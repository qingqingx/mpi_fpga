==> flow/design.v <==
module CAM
#(parameter packetizer_width=128, DATA_WIDTH=256, parameter ADDR_WIDTH=2)
(
	input [(packetizer_width-1):0] data_a, data_b,
	input [(ADDR_WIDTH-1):0] addr_a, addr_b,
	input we_a, re_b, clk, rst,
	output reg [(DATA_WIDTH-1):0] q_a,
	output reg [packetizer_width -1 : 0] q_b
);
parameter NO_DATA=1'b0;
parameter VALID_DATA=1'b1;
	reg [DATA_WIDTH-1:0] ram[2**ADDR_WIDTH-1:0];
	integer x;
	always @ (posedge clk)
	begin
	   if (rst) begin
		   for (x = 0 ; x < (2**ADDR_WIDTH) ; x = x + 1)
				ram[x] <= 'b0;
			q_a <= 'b0;
		end 
		else if (we_a) 
		begin
		   if (ram[addr_a][DATA_WIDTH-1] == 1'b0)  begin  
				ram[addr_a] <= {VALID_DATA, 127'b0, data_a};   
				q_a <= 'b0;
			end
		end
		else 
		begin
			q_a <= ram[addr_a];
		end 
	end 
	always @ (posedge clk)
	begin
		if (rst)   
		begin
			q_b <= 'b0;
		end
		else if (re_b)
		begin
		   if (ram[addr_b][DATA_WIDTH-1] == 1'b1) begin
				q_b <= ram[addr_b][packetizer_width-1:0];
				ram[addr_b][DATA_WIDTH-1] <= NO_DATA;
			end else begin
				q_b <= 'b0;
			end
		end 
	end
endmodule
`timescale 1 ps / 1 ps
module acc_recv #(
		parameter cpu_width = 32,
		parameter packetizer_width = 128,
		parameter data_width = 32,
		parameter mem_width = 32,
		parameter mem_depth = 11,
		parameter threshold  = 1,
		parameter SIZE = 3
	) (
		input wire        nios_clk,    
		input wire        clk_en,
		input wire        reset,  
		input wire [31:0] data_in_a,       
		input wire [31:0] data_in_b,       
		input wire [2:0]  in_opcode,      
		input wire 		 start,
		output wire [31:0] result,
		output wire 		 done, 		
		input wire [packetizer_width-1:0] packet_in,  
		output reg [packetizer_width-1:0] packet_out,
		output wire        write,
		output wire [10:0] write_addr,
		output wire [data_width-1:0]   data_to_mem  
	);
	reg   [SIZE-1:0]          state, finder_state        ;
	reg   [10:0]				  size, tag, data_size;
	reg   [data_width-1:0]    head, pointer;
	reg        					  done_r;
	wire [data_width-1:0]	  data;
	localparam WAIT = 3'b000,
				  RNDV = 3'b001,		 
				  MEM = 3'b010,	 
				  FIN = 3'b011;
	localparam IDLE = 3'b000,
				  FINDING = 3'b001,		 
				  WAIT_FOR_DATA = 3'b010,	 
				  FOUND = 3'b011;			
	reg   RTS;
	reg [26:0] rts_new_info, req_RNDV;
	always @ (posedge nios_clk)
	begin : FSM_REQ
		if (reset == 1'b1 || done == 1'b1) begin
			RTS <= 0;
			rts_new_info <= 27'b0;
		end else if (packet_in[127:123] == 5'b10001) begin   
			rts_new_info <= packet_in[103:77];
			RTS <= 1;
		end 
	end
	reg eager;
   reg req;	
	reg DATA;
	reg [data_width-1:0] result_r;
	reg write_mem_valid, end_write;
	reg [packetizer_width-1:0] data_from_router;
	reg [1:0] src_info, dst_info;
	reg finding;
	wire [packetizer_width-1:0] data_from_short_cam;
	always @ (posedge nios_clk)
	begin : DATA_FINDER
	   if (reset == 1'b1) begin
			result_r <= 'b0;
		   done_r <= 1'b0;
			finding <= 1'b0;
		end else begin
			case (finder_state)
				IDLE: begin
					if ( start) begin
						src_info <= data_in_a[9:8];     
						dst_info <= data_in_a[1:0];
						data_size <= data_in_b[10:0];
						finder_state <= FINDING;
					end
				end
				FINDING: begin
					finding <= 1'b1;
					if (data_from_short_cam != 'b0) begin  
						if (data_from_short_cam[packetizer_width-1:packetizer_width-5] == 5'b10001) begin
							finder_state <= WAIT_FOR_DATA;
							req_RNDV <= data_from_short_cam[103:77]; 
						end
						else begin
							finder_state <= FOUND;
							result_r <= data_from_short_cam[87:56];
						   done_r <= 1'b1;
						end
				   end
				end 
				WAIT_FOR_DATA: begin
					if(DATA) begin
						result_r <= packet_in[87:56];
						done_r <= 1'b1;
						finder_state <= FOUND;
					end
				end
				FOUND: begin
					finding <= 1'b0;
				   done_r <= 1'b0;
					finder_state <= IDLE; 
				end
				default: begin
					finding <= 1'b0;
				   done_r <= 1'b0;
					finder_state <=IDLE;
				end
		   endcase
		end
	end 
	wire [255:0] ignore;
	reg we_RTS_cam, we_eager_cam;
	CAM short_data_cam(.data_a(data_from_router),     
							 .data_b('b0),   		 
							 .addr_a(head[9:8]),			 
							 .addr_b(src_info),        
							 .we_a(we_eager_cam),			 
							 .re_b(finding), 			 
							 .clk(nios_clk), 
							 .rst(reset),
							 .q_a(ignore),     
							 .q_b(data_from_short_cam)
							 );
	always @ (posedge nios_clk)
	begin : OUT_PUT
		if (reset == 1'b1) begin
			head = 32'b0;
			pointer = 32'b0;
			size = 11'b0;
			write_mem_valid = 1'b0;
		end else begin
			case (state)
				WAIT: begin
				   write_mem_valid <= 1'b0;
					eager <= (packet_in[127:123] == 5'b10000) ? 1'b1 : 1'b0;  
					data_from_router <= packet_in;					
					head <= data_in_a;
					pointer <= data_in_b;
					size <= data_in_b[10:0];
					if (RTS) begin
					   we_RTS_cam <= 1'b1;
						state <= RNDV;		
			      end
					else if (eager) begin
					   we_eager_cam <= 1'b1;
						state <= FIN;
					end	
				end	
				RNDV: begin  
				   if (req_RNDV == rts_new_info) begin   
						packet_out <= {5'b01110, in_opcode, head, size, 77'b0};   
					   state <= MEM;
					end 	
				end
				MEM: begin
				   DATA <= (packet_in[127:123] == 5'b11000) ? 1'b1:1'b0;
					if (DATA) begin
						write_mem_valid <= 1'b1;					
					end 
					if (end_write)
						state <= FIN;
				end
				FIN: begin
					we_eager_cam <= 1'b0;
				   we_RTS_cam <= 1'b0;
					state <= WAIT;
				end
				default: begin
					head <= 32'b0;
					pointer <= 32'b0;
					size <= 11'b0;
				   write_mem_valid <= 1'b0;
					state <= WAIT;
				end
			endcase 
		end 
	end	
always @ (posedge nios_clk)
	if (reset)
		end_write = 0;
	else if (start && (packet_in[10:0] == size - 1))
		end_write = 1;
assign write = write_mem_valid;
assign data_to_mem = packet_in[87:56];
assign write_addr = pointer[21:11] + packet_in[10:0];
assign done = done_r;
assign result = result_r;
endmodule
-- Tool chain data of acc_recv
Tool output for the design above, in the order of the flow.
Line numbers count from 1 in the design file above.
The mark -- stands for no value.
- design top: acc_recv
- clock: nios_clk
- standard-cell library: sky130hd
- timing corner: tt_025C_1v80

-- Word-level counts
Source: Yosys, flattened and elaborated, memories not mapped. Widths are those after wreduce. Print and check cells do not count. Equal cells are merged and count once.
Memory sizes are those after Yosys's memory passes, which may raise the word count (mostly to a power of two), join words into wider ones and drop unused or constant bits.
- register bits: 469
- noted bits in latches: 0
- RAM bits at 1024
- bits in read-only memories: 0
- noted memories: 1
- bits of input ports at 199
- output and inout port bits at 205
- elaborated cells at 123
- memories (name ; words ; width ; RTL line ; RTL):
    short_data_cam.ram ; 4 ; 256 ; 12 ; reg [DATA_WIDTH-1:0] ram[2**ADDR_WIDTH-1:0];
- add/subtract/negate cells at 2
- $mul: 0
- divide/modulo/power cells at 0
- magnitude comparators: 0
- equal/unequal tests at 21
- shift operators at 0
- noted multiplexer cells: 54
- noted bitwise logic cells: 3
- reductions and logical operators at 22
- operator list (kind ; count):
    two-way mux 256 bit ; 7
    OR reduction 256 bit ; 1
    nonzero test 128 bit ; 1
    two-way mux 128 bit ; 1
    case mux 32 bit (select 2 bit) ; 2
    two-way mux 32 bit ; 3
    case mux 22 bit (select 2 bit) ; 1
    == test 11 x 32 -> 1 bit ; 1
    == test 27 bit ; 1
    AND reduction 4 bit ; 6
    case mux 11 bit (select 2 bit) ; 1
    two-way mux 2 bit ; 11
    two-way mux 3 bit ; 7
    == test 5 bit (second input constant) ; 4
    != test 2 bit (second input constant) ; 9
    case mux 3 bit (select 3 bit) ; 2
    two-way mux 1 bit ; 15
    subtractor 11 x 1 -> 12 bit (second input constant) ; 1
    adder 11 bit ; 1
    == test 3 x 2 -> 1 bit (second input constant) ; 3
    AND reduction 2 bit ; 3
    == test 3 x 1 -> 1 bit (second input constant) ; 2
    zero test 3 bit ; 2
    AND reduction 3 bit ; 2
    case mux 1 bit (select 2 bit) ; 3
    nonzero test 2 bit ; 2
    OR reduction 2 bit ; 2
    inverter 1 bit ; 3
Other operator kinds: 5; their cells: 5.

-- Logic depth
Longest topological path by Yosys (ltp), each cell counted once; first at word level (registers and memories cut), then after technology mapping (sequential cells cut; the memories' decode and read muxes count).
- depth in word-level cells at 5
- noted ABC_AREA: 0
- noted mapped depth: 8
- noted depth with buffers taken out: 8

-- Netlist
Yosys stat after the flow's synthesis: flattened, memories mapped to cells. It holds for the ABC_AREA given above (unset counts as 0); a run with the other value may have another netlist.
Totals and module areas in this step are rounded.
- cell types (cell type ; count ; area in all (sq um)):
    sky130_fd_sc_hd__edfxtp_1 ; 718 ; 2.16E+04
    sky130_fd_sc_hd__dfxtp_1 ; 262 ; 5245.03
    sky130_fd_sc_hd__mux4_2 ; 129 ; 2.91E+03
    sky130_fd_sc_hd__and2_1 ; 260 ; 1626.56
    sky130_fd_sc_hd__and3_1 ; 258 ; 1.61E+03
    sky130_fd_sc_hd__buf_4 ; 114 ; 855.821
    sky130_fd_sc_hd__a21oi_1 ; 166 ; 830.797
    sky130_fd_sc_hd__nand2b_1 ; 130 ; 813.28
    sky130_fd_sc_hd__clkbuf_1 ; 191 ; 716.938
    sky130_fd_sc_hd__nand3_1 ; 132 ; 660.634
    sky130_fd_sc_hd__a22o_1 ; 53 ; 464.195
    sky130_fd_sc_hd__mux2i_1 ; 34 ; 340.326
    sky130_fd_sc_hd__nand2_1 ; 81 ; 304.042
    sky130_fd_sc_hd__xnor2_1 ; 29 ; 253.994
    sky130_fd_sc_hd__nor4_1 ; 40 ; 250.24
    sky130_fd_sc_hd__nor3b_1 ; 32 ; 240.23
    sky130_fd_sc_hd__o21ai_0 ; 46 ; 230.221
    sky130_fd_sc_hd__nor3_1 ; 41 ; 205.197
Other cell types: 43; their cells: 150.
- noted mapped cells: 2866
- cell area after synthesis: 40000 sq um
- noted sequential area: 27000 sq um
- noted flip-flops: 980
- buffer cells: 324
By module: a second synthesis without flattening, with its own total; a netlist apart from the flattened one above.
- cells (unflattened synthesis) at 3833
- noted area total of the unflattened synthesis: 49000 sq um
Each row is one instance without its submodules.
- modules (module ; times used ; cells ; area (sq um) ; sequential area (sq um)):
    CAM ; 1 ; 2841 ; 35000 ; 21000
    acc_recv ; 1 ; 992 ; 13000 ; 8700

-- Path before layout
OpenSTA on the mapped netlist: ideal clock, no wires. The path of least setup slack (recovery checks aside). Input and output delay are each 20% of the period. Register names are those of the netlist, which keeps one name where synthesis merged equal registers.
- kind: input -> register
- start point: in reset
- end point: mem short_data_cam.ram[2][0]
- period: 16000 ps
- external input delay: 3200 ps
- noted library setup time: 792 ps
- time at the first pin: 3200 ps
- arrival: 12553 ps
- required time at 15208 ps
- noted setup slack: 2656 ps
- noted path delay: 10145 ps
- noted stages: 4
- buffers on the path at 0
- synthesis period reached: 13344 ps
"path delay" is the arrival time less input delay plus setup time.
"stages" counts driving pins, that of a launching flip-flop among them; a cell with two outputs on the path counts twice.
"synthesis period reached" = period - worst setup slack (recovery checks aside). The figure is calculated, with input and output delays left at 20% of the set period.
- path through: sky130_fd_sc_hd__clkinv_1 -> sky130_fd_sc_hd__o2111a_1 -> sky130_fd_sc_hd__nand2_1 -> sky130_fd_sc_hd__o21ai_0
- ends and longest elaborated chain, post-synthesis (element ; RTL line ; RTL):
    start: declaration ; 62 ; input wire reset,
    end: declaration ; 12 ; reg [DATA_WIDTH-1:0] ram[2**ADDR_WIDTH-1:0];
No chain of elaborated cells between the ends is given.

-- Worst path after layout
Path of least setup slack in the final report of flow run A (OpenROAD, finished layout, wires in). Where an end is a register, its clock arrival counts in the times.
The report prints the path's times to 10 ps; the period is as set.
- kind: input -> output
- start point: in packet_in[0]
- end point: out write_addr[10]
- period: 8320 ps
- external input delay: 1660 ps
- noted external output delay: 1660 ps
- time at the first pin: 1660 ps
- arrival: 4850 ps
- required time at 6660 ps
- noted setup slack: 1810 ps
- noted stages: 10
- buffers on the path at 2
The rows between start and end are the longest chain of elaborated cells between them; the timing report does not say that the signal goes this way. Where chains are equally long, one stands for them.
A line is the first line of the expression or statement that the cell stems from. Yosys adds cells for indexed reads and writes and turns some case tables into memories.
- path through: sky130_fd_sc_hd__clkdlybuf4s50_1 -> sky130_fd_sc_hd__ha_1 -> sky130_fd_sc_hd__fa_1 -> sky130_fd_sc_hd__a21o_1 -> sky130_fd_sc_hd__a21oi_1 -> sky130_fd_sc_hd__o21ai_0 -> sky130_fd_sc_hd__or4_1 -> sky130_fd_sc_hd__a2111o_1 -> sky130_fd_sc_hd__o211a_1 -> sky130_fd_sc_hd__clkdlybuf4s50_1
- length of the longest elaborated chain: 1
- elaborated cells on any way between the ends at 1
- noted RTL lines with such cells: 1
- classes of those cells: 1 x add/sub
- ends and longest elaborated chain, post-layout (element ; RTL line ; RTL):
    start: declaration ; 69 ; input wire [packetizer_width-1:0] packet_in,
    adder 11 bit ; 233 ; assign write_addr = pointer[21:11] + packet_in[10:0];
    end: declaration ; 72 ; output wire [10:0] write_addr,

Subject: flow runs of acc_recv

Hi,

Below are 2 stored runs of the flow (Yosys, OpenROAD; platform sky130hd) on acc_recv, each with its settings and what was measured, unordered. Constraints: input delay and output delay 20% of the set period each, output load 0.01 pF.
"reached clock period" is the run's clock period less its worst setup slack. It is reckoned from that one timing run; input and output delays stay at 20% of the period that was set.
"time used up by the worst setup path" is the time allowed to the run's worst setup path (the clock period less input and output delay, where it has them) less its slack. Clock arrival times count: a late capture clock shortens it, a late launch clock lengthens it.
By "power" is meant OpenSTA's value without simulated activity: inputs other than the clock are taken to toggle once in ten clock periods, and the tool carries that through the logic.
"time used up by the worst setup path" is known to 10 ps.
The measured numbers are rounded.

Flow run A
Settings were period_ns = 8.32; CORE_UTILIZATION = 48; PLACE_DENSITY = 0.93; HOLD_SLACK_MARGIN = 0.09; CORE_MARGIN = 10; CELL_PAD_IN_SITES_GLOBAL_PLACEMENT = 1; CELL_PAD_IN_SITES_DETAIL_PLACEMENT = 1; ABC_AREA = 0; GPL_ROUTABILITY_DRIVEN = 1; CTS_CLUSTER_SIZE = 100; CAP_MARGIN = 35; SLEW_MARGIN = 10; MAX_ROUTING_LAYER = met5
- time used up by the worst setup path: 3180 ps
- class of the worst setup path: input -> output
- utilization: 57 %
- noted the standard-cell area of the final layout: 48000 sq um
- power at 12 mW
- reached clock period: 6513 ps
- cell area after synthesis: 40000 sq um
- noted the total negative slack on setup checks: 0 ps
- noted the die size: 96000 sq um
- noted the worst hold slack in the final report: 430 ps
- noted the smallest setup slack: 1800 ps

Flow run B
Settings were period_ns = 9.27; CAP_MARGIN = 20; CORE_MARGIN = 2; CORE_UTILIZATION = 40; SLEW_MARGIN = 20
- time used up by the worst setup path: 3280 ps
- class of the worst setup path: input -> output
- utilization: 48 %
- noted the standard-cell area of the final layout: 47000 sq um
- power at 11 mW
- reached clock period: 6991 ps
- cell area after synthesis: 40000 sq um
- noted the total negative slack on setup checks: 0 ps
- noted the die size: 100000 sq um
- noted the worst hold slack in the final report: 430 ps
- noted the smallest setup slack: 2300 ps

Regards
